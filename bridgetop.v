==> flow/design.v <==
module ahbslave(HCLK, HRESET,HWRITE,HREADYIN,HTRANS,HWDATA,HADDR,PIPED0,PIPED1,PIPEA0,PIPEA1,VALID,TEMP_SEL, HWRITEREG);
output reg HWRITEREG;
input HCLK,HRESET,HWRITE,HREADYIN;
input [1:0] HTRANS;
input[31:0]HWDATA,HADDR;
output VALID;
output [2:0] TEMP_SEL;
output reg[31:0] PIPED0,PIPED1,PIPEA0,PIPEA1;
parameter SEQ=2'b01;
parameter NSEQ=2'b10;
assign VALID =(HADDR>=32'h8000_0000 && HADDR<= 32'h8FFF_FFFF && HTRANS == SEQ || HTRANS == NSEQ && (HREADYIN==1) );
assign TEMP_SEL[0]=(HADDR>=32'h8000_0000)&&(HADDR<=32'h8400_0000);
assign TEMP_SEL[1]=(HADDR>32'h8400_0000)&&(HADDR<=32'h8800_00000);
assign TEMP_SEL[2]=(HADDR>32'h8800_0000)&&(HADDR<=32'h8C00_00000);
always @(posedge HCLK)
begin 
 if(HRESET==1)
begin
  PIPEA0<=32'h0;
  PIPEA1<=32'h0;
  PIPED0<=32'h0;
  PIPED1<=32'h0;
  HWRITEREG <= 0;
end
else
 begin
 PIPEA0<=HADDR;
 PIPEA1<=PIPEA0;
 PIPED0<=HWDATA;
 PIPED1<=PIPED0;
 HWRITEREG <= HWRITE;
 end
end
endmodule
module bridgetop(HCLK,HRESET,PENABLE,PWRITE,PSEL,PADDR,PWDATA,HREADYOUT,HWRITE,HREADYIN,HWDATA,HADDR,HTRANS);
input HCLK,HRESET,HWRITE,HREADYIN;
input[1:0] HTRANS;
input[31:0] HWDATA,HADDR;
output wire PENABLE,PWRITE,HREADYOUT;
output wire [2:0] PSEL;
output wire [31:0] PADDR,PWDATA;
wire w1,w7;
wire[2:0]w2;
wire[31:0]w3,w4,w5,w6;
ahbslave ahb(.HCLK(HCLK),.HWRITE(HWRITE),.HRESET(HRESET),.HREADYIN(HREADYIN),.HTRANS(HTRANS),.HWDATA(HWDATA),.HADDR(HADDR),.VALID(w1),.TEMP_SEL(w2),.PIPEA0(w3),.PIPEA1(w4),.PIPED0(w5),.PIPED1(w6), .HWRITEREG(w7));
fsmcontroller fsm(.HCLK(HCLK),.HRESETn(HRESET),.VALID(w1),.HWDATA0(w5),.HWDATA1(w6),.HADDR0(w3),.HADDR1(w4),.TEMP(w2),.PENABLE(PENABLE),.PWRITE(PWRITE),.HREADOUT(HREADYOUT),.PSEL(PSEL),.PADDR(PADDR),.PWDATA(PWDATA),.HWRITE(HWRITE),.HWRITEREG(w7));
endmodule
module fsmcontroller(HCLK,HRESETn,VALID,HWDATA0,HWDATA1,HADDR0,HADDR1,TEMP,PENABLE,PWRITE,HREADOUT,PSEL,PADDR,PWDATA,HWRITE,HWRITEREG);
input VALID,HCLK;
input HWRITE,HRESETn,HWRITEREG;
reg [2:0] nex_state, state;
input[31:0]HWDATA0,HWDATA1,HADDR0,HADDR1;
input[2:0]TEMP;
output reg PENABLE,HREADOUT,PWRITE;
output reg[2:0] PSEL;
output reg[31:0]PADDR,PWDATA;
reg hreadyout_temp, pwrite_temp, penable_temp;
reg [31:0] hrdata_temp, paddr_temp, pwdata_temp;
reg [2:0] pselx_temp;
parameter ST_IDLE = 3'b111;
parameter ST_READ = 3'b101;
parameter ST_WWAIT = 3'b010;
parameter ST_WRITE = 3'b001;
parameter ST_WENABLE = 3'b100;
parameter ST_WRITEP = 3'b110;
parameter ST_WENABLEP = 3'b011;
parameter ST_RENABLE = 3'b000;
always@(posedge HCLK)
begin
if(HRESETn)
state<=ST_IDLE;
else
state<=nex_state;
end
always@(state,VALID,HWRITE,HWRITEREG)
begin
nex_state=ST_IDLE;
case(state)
ST_IDLE:begin
	if(VALID==1 & HWRITE==1)
	nex_state=ST_WWAIT;
	else if(VALID==1 & HWRITE==0)
	nex_state=ST_READ;
	else
	nex_state=ST_IDLE;
	end
ST_WWAIT:begin
	if(VALID==1)
	nex_state=ST_WRITEP;
	else
	nex_state=ST_WRITE;
	end
ST_WRITEP:begin
	if(VALID==1)
	nex_state=ST_WENABLEP;
	else
	nex_state=ST_WENABLE;
	end
ST_WRITE:begin
	if(VALID==0)
	nex_state=ST_WENABLE;
	else
	nex_state=ST_WENABLEP;
	end
ST_WENABLEP:begin
	if(VALID==1 & HWRITEREG==1)
	nex_state=ST_WRITEP;
	else if(VALID==0 & HWRITEREG==1)
	nex_state=ST_WRITE;
	else 
	nex_state=ST_READ;
	end
ST_WENABLE:begin
	if(VALID==1 & HWRITE==0)
	nex_state=ST_READ;
	else if(VALID==1 & HWRITE==1)
	nex_state=ST_WWAIT;
	else
	nex_state=ST_IDLE;
	end
ST_READ:begin
	if(VALID==1 & HWRITE==0)
	nex_state<=ST_READ;
	else if(VALID==1 & HWRITE==1)
	nex_state=ST_WWAIT;
	else
	nex_state=ST_IDLE;
	end
ST_RENABLE: begin
	if(VALID==1 &HWRITE==0)
	nex_state=ST_READ;
	else if(VALID==1 & HWRITE==1)
	nex_state=ST_WWAIT;
	else
	nex_state=ST_IDLE;
	end 
endcase
end
always@(*)
begin
{hreadyout_temp, penable_temp, pwrite_temp,  pselx_temp, paddr_temp, pwdata_temp, hrdata_temp} = 0;
 case(state)
ST_IDLE: begin
	hreadyout_temp = 1;
	penable_temp=0;
	pselx_temp=0;
	end
ST_READ: begin
	paddr_temp = HADDR0;
	pselx_temp = TEMP;
	hreadyout_temp = 0;
	end
ST_WWAIT: begin
	hreadyout_temp = 1;
	end	
ST_WRITE: begin 
	paddr_temp = HADDR0;
	pselx_temp = TEMP;	
	pwrite_temp = 1;
	penable_temp = 1;
	hreadyout_temp = 1;
	pwdata_temp = HWDATA0;   
	end
ST_WENABLE: begin
	penable_temp = 1;
	pwrite_temp = 1;   
	pwdata_temp = HWDATA0;
	paddr_temp = HADDR1;
	pselx_temp = TEMP;
	hreadyout_temp = 1;
	end
ST_WRITEP: begin
	paddr_temp = HADDR0;
	pselx_temp = TEMP;
	pwrite_temp = 1;
	penable_temp = 1;
	pwdata_temp = HWDATA1;
	hreadyout_temp = 0;
	end
ST_WENABLEP: begin 
	hreadyout_temp = 1;
	pwrite_temp = 1;
	penable_temp = 1;
	pwdata_temp = HWDATA0;
	paddr_temp = HADDR1;
	pselx_temp = TEMP;
	end
ST_RENABLE: begin
	penable_temp = 1;
	paddr_temp = HADDR1;
	pselx_temp = TEMP;
	hreadyout_temp = 1;
	end
endcase
end
always@(posedge HCLK)
begin
if (HRESETn)
{PENABLE,PWRITE,PSEL,PADDR,PWDATA,HREADOUT} = 0;
else
PENABLE <= penable_temp;
PWRITE <= pwrite_temp;
PSEL <= pselx_temp;
PADDR <= paddr_temp;
PWDATA <= pwdata_temp;
HREADOUT <= hreadyout_temp;
end
endmodule
Reports on bridgetop:

What the tools print for bridgetop, step after step.
Line numbers count from 1 in the design file above.
Cell names lack the library's common part.
The mark - stands for no value.

* top module: bridgetop
* clock input: HCLK
* cell library: sky130hd
* library corner: tt_025C_1v80

Word level:

Counts by Yosys on the flattened word-level netlist (proc, flatten, opt, wreduce; memories kept). Register bits leave out memories and registers merged into their read ports (data or address); mux counts leave out enables and synchronous resets folded into registers. Print and check cells are left out. Cells with the same type and inputs are merged into one.

* flip-flop bits (word level): 202
* latch bits: 0
* RAM bits: 0
* memory bits (read-only): 0
* word width x clocked read ports: 0
* memories kept: 0
* bits of input ports: 70
* cells after elaboration: 70

* add/sub/neg operators: 0
* $mul: 0
* divide/modulo/power cells: 0
* order comparisons: 7
* eq/ne operators: 9
* shift operators: 0
* muxes and demuxes: 15
* bitwise gates (word level): 6
* reductions and logical operators: 21

Operators with widths (count)
* 32-bit parallel mux with 3-bit select: 2
* 32-bit <= comparator with constant B: 4
* 32-bit greater-than comparator with constant B: 2
* 32-bit >= comparator with constant B: 1
* 3-bit 2-to-1 mux: 7
* 3-bit OR reduction: 5
* 3-bit parallel mux with 5-bit select: 1
* 3-bit equality test with constant B: 4
* 6-bit OR reduction: 2
* 4-bit OR reduction: 2
* 1-bit logical AND: 6
* 2-bit OR reduction: 3
* 3-bit by 2-bit equality test with 1-bit output with constant B: 2
* 3-bit parallel mux with 2-bit select: 1
* 1-bit parallel mux with 2-bit select: 3
* 5-bit OR reduction: 1
* 1-bit bitwise AND: 4
* 3-bit by 1-bit equality test with 1-bit output with constant B: 1
* 3-bit logical NOT: 1
* 1-bit NOT: 2
* 2-bit by 1-bit equality test with 1-bit output with constant B: 1
* 2-bit equality test with constant B: 1
* 2-bit 2-to-1 mux: 1
* 1-bit logical OR: 1

Longest topological paths:

Depth = most cells in a row (Yosys ltp): at word level without a register or memory, in the mapped netlist without a sequential cell, where the memories' decode and read muxes count.

* depth after elaboration: 9
* ABC_AREA: 0
* gate-level depth with buffers: 6
* mapped depth without buffers: 4

Netlist:

Source: synth_stat.txt of the flow (Yosys; design flattened, memories mapped). It holds for the ABC_AREA given above (unset counts as 0); a run with the other value may have another netlist.

* standard cells after synthesis: 476
* chip area (Yosys): 0.0059457 mm²
* sequential area: 0.004124 mm²
* mapped flip-flops: 206

Cell types
* dfxtp_1: count 206, total area 4.12E+03 µm²
* nor2b_1: count 132, total area 825.792 µm²
* a22o_1: count 64, total area 560.538 µm²
* clkbuf_1: count 25, total area 93.84 µm²
* nor4_1: count 6, total area 37.536 µm²
* buf_6: count 3, total area 33.782 µm²
* nor4b_2: count 2, total area 30.029 µm²
* nor2_8: count 1, total area 20.019 µm²
* nor3_1: count 4, total area 20.019 µm²
* or2_2: count 3, total area 18.768 µm²
* a21oi_1: count 3, total area 15.014 µm²
* or4_1: count 2, total area 15.014 µm²
* nand4_1: count 2, total area 12.512 µm²
* nor4_2: count 1, total area 12.512 µm²
* or3_1: count 2, total area 12.512 µm²
* nand2_1: count 3, total area 11.261 µm²
* nor2_1: count 3, total area 11.261 µm²
* or3_4: count 1, total area 11.261 µm²

Other cell types: 12; their cells: 13.
By module: a second synthesis without flattening, with its own total; a netlist apart from the flattened one above.

* cell total of the unflattened synthesis: 480
* area (unflattened synthesis): 0.005952 mm²

Each row is one instance without its submodules.

By module
* ahbslave: times used 1, cells 296, area 0.0035972 mm²
* fsmcontroller: times used 1, cells 184, area 0.0023548 mm²
* bridgetop: times used 1, cells 0, area 0 mm²

Worst setup path after synthesis:

Path of least setup slack by OpenSTA after synthesis, without wires, with an ideal clock, recovery checks aside; 20% of the period is set as input and as output delay. Where synthesis merged equal registers, the netlist keeps one of their names.

* kind: in2reg
* from: in HADDR[12]
* to: reg fsm.PSEL[2]
* clock period: 1.59 ns
* input delay: 0.318 ns
* library setup time: 0.087 ns
* time at the first pin: 0.318 ns
* data arrival time: 1.492 ns
* required time: 1.503 ns
* path slack: 0.010 ns
* delay of the path: 1.261 ns
* stages: 4
* synthesis period reached: 1.58 ns

"delay of the path" = arrival - input delay + setup time.
"stages" counts driving pins, that of a launching flip-flop among them; a cell with two outputs on the path counts twice.
"synthesis period reached" = period - worst setup slack (recovery checks aside). The figure is calculated, with input and output delays left at 20% of the set period.
The rows between start and end are the longest chain of elaborated cells between them; the timing report does not say that the signal goes this way. Where chains are equally long, one stands for them.
Each line given opens the expression or statement behind the cell; cells for indexed reads and writes are added by Yosys, which also makes memories of some case tables.

* path through: or4_1 -> nor4_2 -> a31oi_1 -> nor4b_2
* length of the longest elaborated chain: 3

RTL lines, path post-synthesis
* start: declaration: line 38 `input[31:0] HWDATA,HADDR;`
* 32-bit greater-than comparator: line 14 `assign TEMP_SEL[2]=(HADDR>32'h8800_0000)&&(HADDR<=32'h8C00_00000);`
* 1-bit logical AND: line 14
* 3-bit parallel mux with 2-bit select: line 142 `case(state)`
* end: assignment: line 203 `PSEL <= pselx_temp;`
* end: declaration: line 55 `output reg[2:0] PSEL;`

Timing after layout:

From the final timing report of entry A: the path of least setup slack in the routed layout; clock arrival at registers is part of the times.

* kind: reg2reg
* from: reg fsm.state
* to: reg fsm.PWDATA[13]
* clock period: 1.61 ns
* library setup time: 0.05 ns
* time at the first pin: 0.46 ns
* data arrival time: 1.97 ns
* required time: 2.02 ns
* path slack: 0.05 ns
* stages: 6

Where an end lacks its bit number, it is one bit of the signal, or one of the new flip-flops if synthesis recoded a state register.

* path through: dfxtp_2 -> or3_4 -> or3_4 -> nor2_8 -> buf_12 -> a22o_1

RTL lines, path post-layout
* start: declaration: line 51 `reg [2:0] nex_state, state;`
* start: assignment: line 71 `state<=ST_IDLE;`
* start: assignment: line 73 `state<=nex_state;`
* end: assignment: line 205 `PWDATA <= pwdata_temp;`
* end: declaration: line 56 `output reg[31:0]PADDR,PWDATA;`

Chain of elaborated cells between the ends: none given.

bridgetop through Yosys and OpenROAD on sky130hd: 2 stored runs, unordered, with their settings and measured results. The constraints put input and output delay at 20% of the set period each and load the outputs with 0.01 pF.
"reached clock period" is the run's clock period less its worst setup slack. It is reckoned from that one timing run; input and output delays stay at 20% of the period that was set.
"allowed time less slack (worst setup path)": the worst setup path's part of the clock period (all of it between registers, 20% less for each end at a port) less its slack. A launch clock that arrives late makes it longer, a capture clock that arrives late makes it shorter.
"total design power" is the tool's figure for a default switching activity; nothing was simulated.

### Entry A

==> flow/run.sh <==
#!/bin/bash
# the make line also repeats the synthesis and layout settings of config.mk as NAME=value (left out here)
make -C /OpenROAD-flow-scripts/flow DESIGN_CONFIG=/design/flow/config.mk WORK_HOME=/design/flow/orfs CLKGATE_MAP_FILE= finish
==> flow/config.mk <==
export PLATFORM = sky130hd
export DESIGN_NAME = bridgetop
export DESIGN_NICKNAME = bridgetop
export VERILOG_FILES = /design/flow/design.v
export SDC_FILE = /design/flow/constraint.sdc
export NUM_CORES = 4
export LEC_CHECK = 0
export CAP_MARGIN = 20
export CORE_MARGIN = 2
export CORE_UTILIZATION = 48
export SLEW_MARGIN = 20
==> flow/constraint.sdc <==
create_clock -name core_clock -period 1.61 [get_ports {HCLK}]
set_input_delay 0.3220 -clock core_clock [delete_from_list [all_inputs] [get_ports {HCLK}]]
set_output_delay 0.3220 -clock core_clock [all_outputs]
set_load 0.01 [all_outputs]

Results of entry A:
- Utilization after layout: 68.2%
- Total design power: 10,160 uW
- Smallest setup slack: 0.047 ns
- Standard-cell area after layout: 0.0082291 mm²
- Allowed time less slack (worst setup path): 1.56 ns
- Type of the worst setup path: reg2reg
- Reached clock period: 1.563 ns
- Die area: 0.0132929 mm²
- Post-route worst hold slack: 0.124 ns
- Mapped cell area after synthesis: 0.0059457 mm²
- Setup total negative slack: 0.000 ns

### Entry B

==> flow/run.sh <==
#!/bin/bash
# the make line also repeats the synthesis and layout settings of config.mk as NAME=value (left out here)
make -C /OpenROAD-flow-scripts/flow DESIGN_CONFIG=/design/flow/config.mk WORK_HOME=/design/flow/orfs CLKGATE_MAP_FILE= finish
==> flow/config.mk <==
export PLATFORM = sky130hd
export DESIGN_NAME = bridgetop
export DESIGN_NICKNAME = bridgetop
export VERILOG_FILES = /design/flow/design.v
export SDC_FILE = /design/flow/constraint.sdc
export NUM_CORES = 4
export LEC_CHECK = 0
export ABC_AREA = 0
export CAP_MARGIN = 20
export CELL_PAD_IN_SITES_DETAIL_PLACEMENT = 2
export CELL_PAD_IN_SITES_GLOBAL_PLACEMENT = 0
export CORE_MARGIN = 2
export CORE_UTILIZATION = 28
export GPL_TIMING_DRIVEN = 1
export MIN_ROUTING_LAYER = met2
export PLACE_DENSITY_LB_ADDON = 0.14
export SLEW_MARGIN = 20
export TNS_END_PERCENT = 55
==> flow/constraint.sdc <==
create_clock -name core_clock -period 1.9 [get_ports {HCLK}]
set_input_delay 0.3800 -clock core_clock [delete_from_list [all_inputs] [get_ports {HCLK}]]
set_output_delay 0.3800 -clock core_clock [all_outputs]
set_load 0.01 [all_outputs]

Results of entry B:
- Reached clock period: 1.781 ns
- Utilization after layout: 40.1%
- Standard-cell area after layout: 0.0084068 mm²
- Die area: 0.0224161 mm²
- Allowed time less slack (worst setup path): 1.40 ns
- Type of the worst setup path: reg2out
- Setup total negative slack: 0.000 ns
- Smallest setup slack: 0.119 ns
- Post-route worst hold slack: 0.297 ns
- Mapped cell area after synthesis: 0.0059457 mm²
- Total design power: 9,179 uW
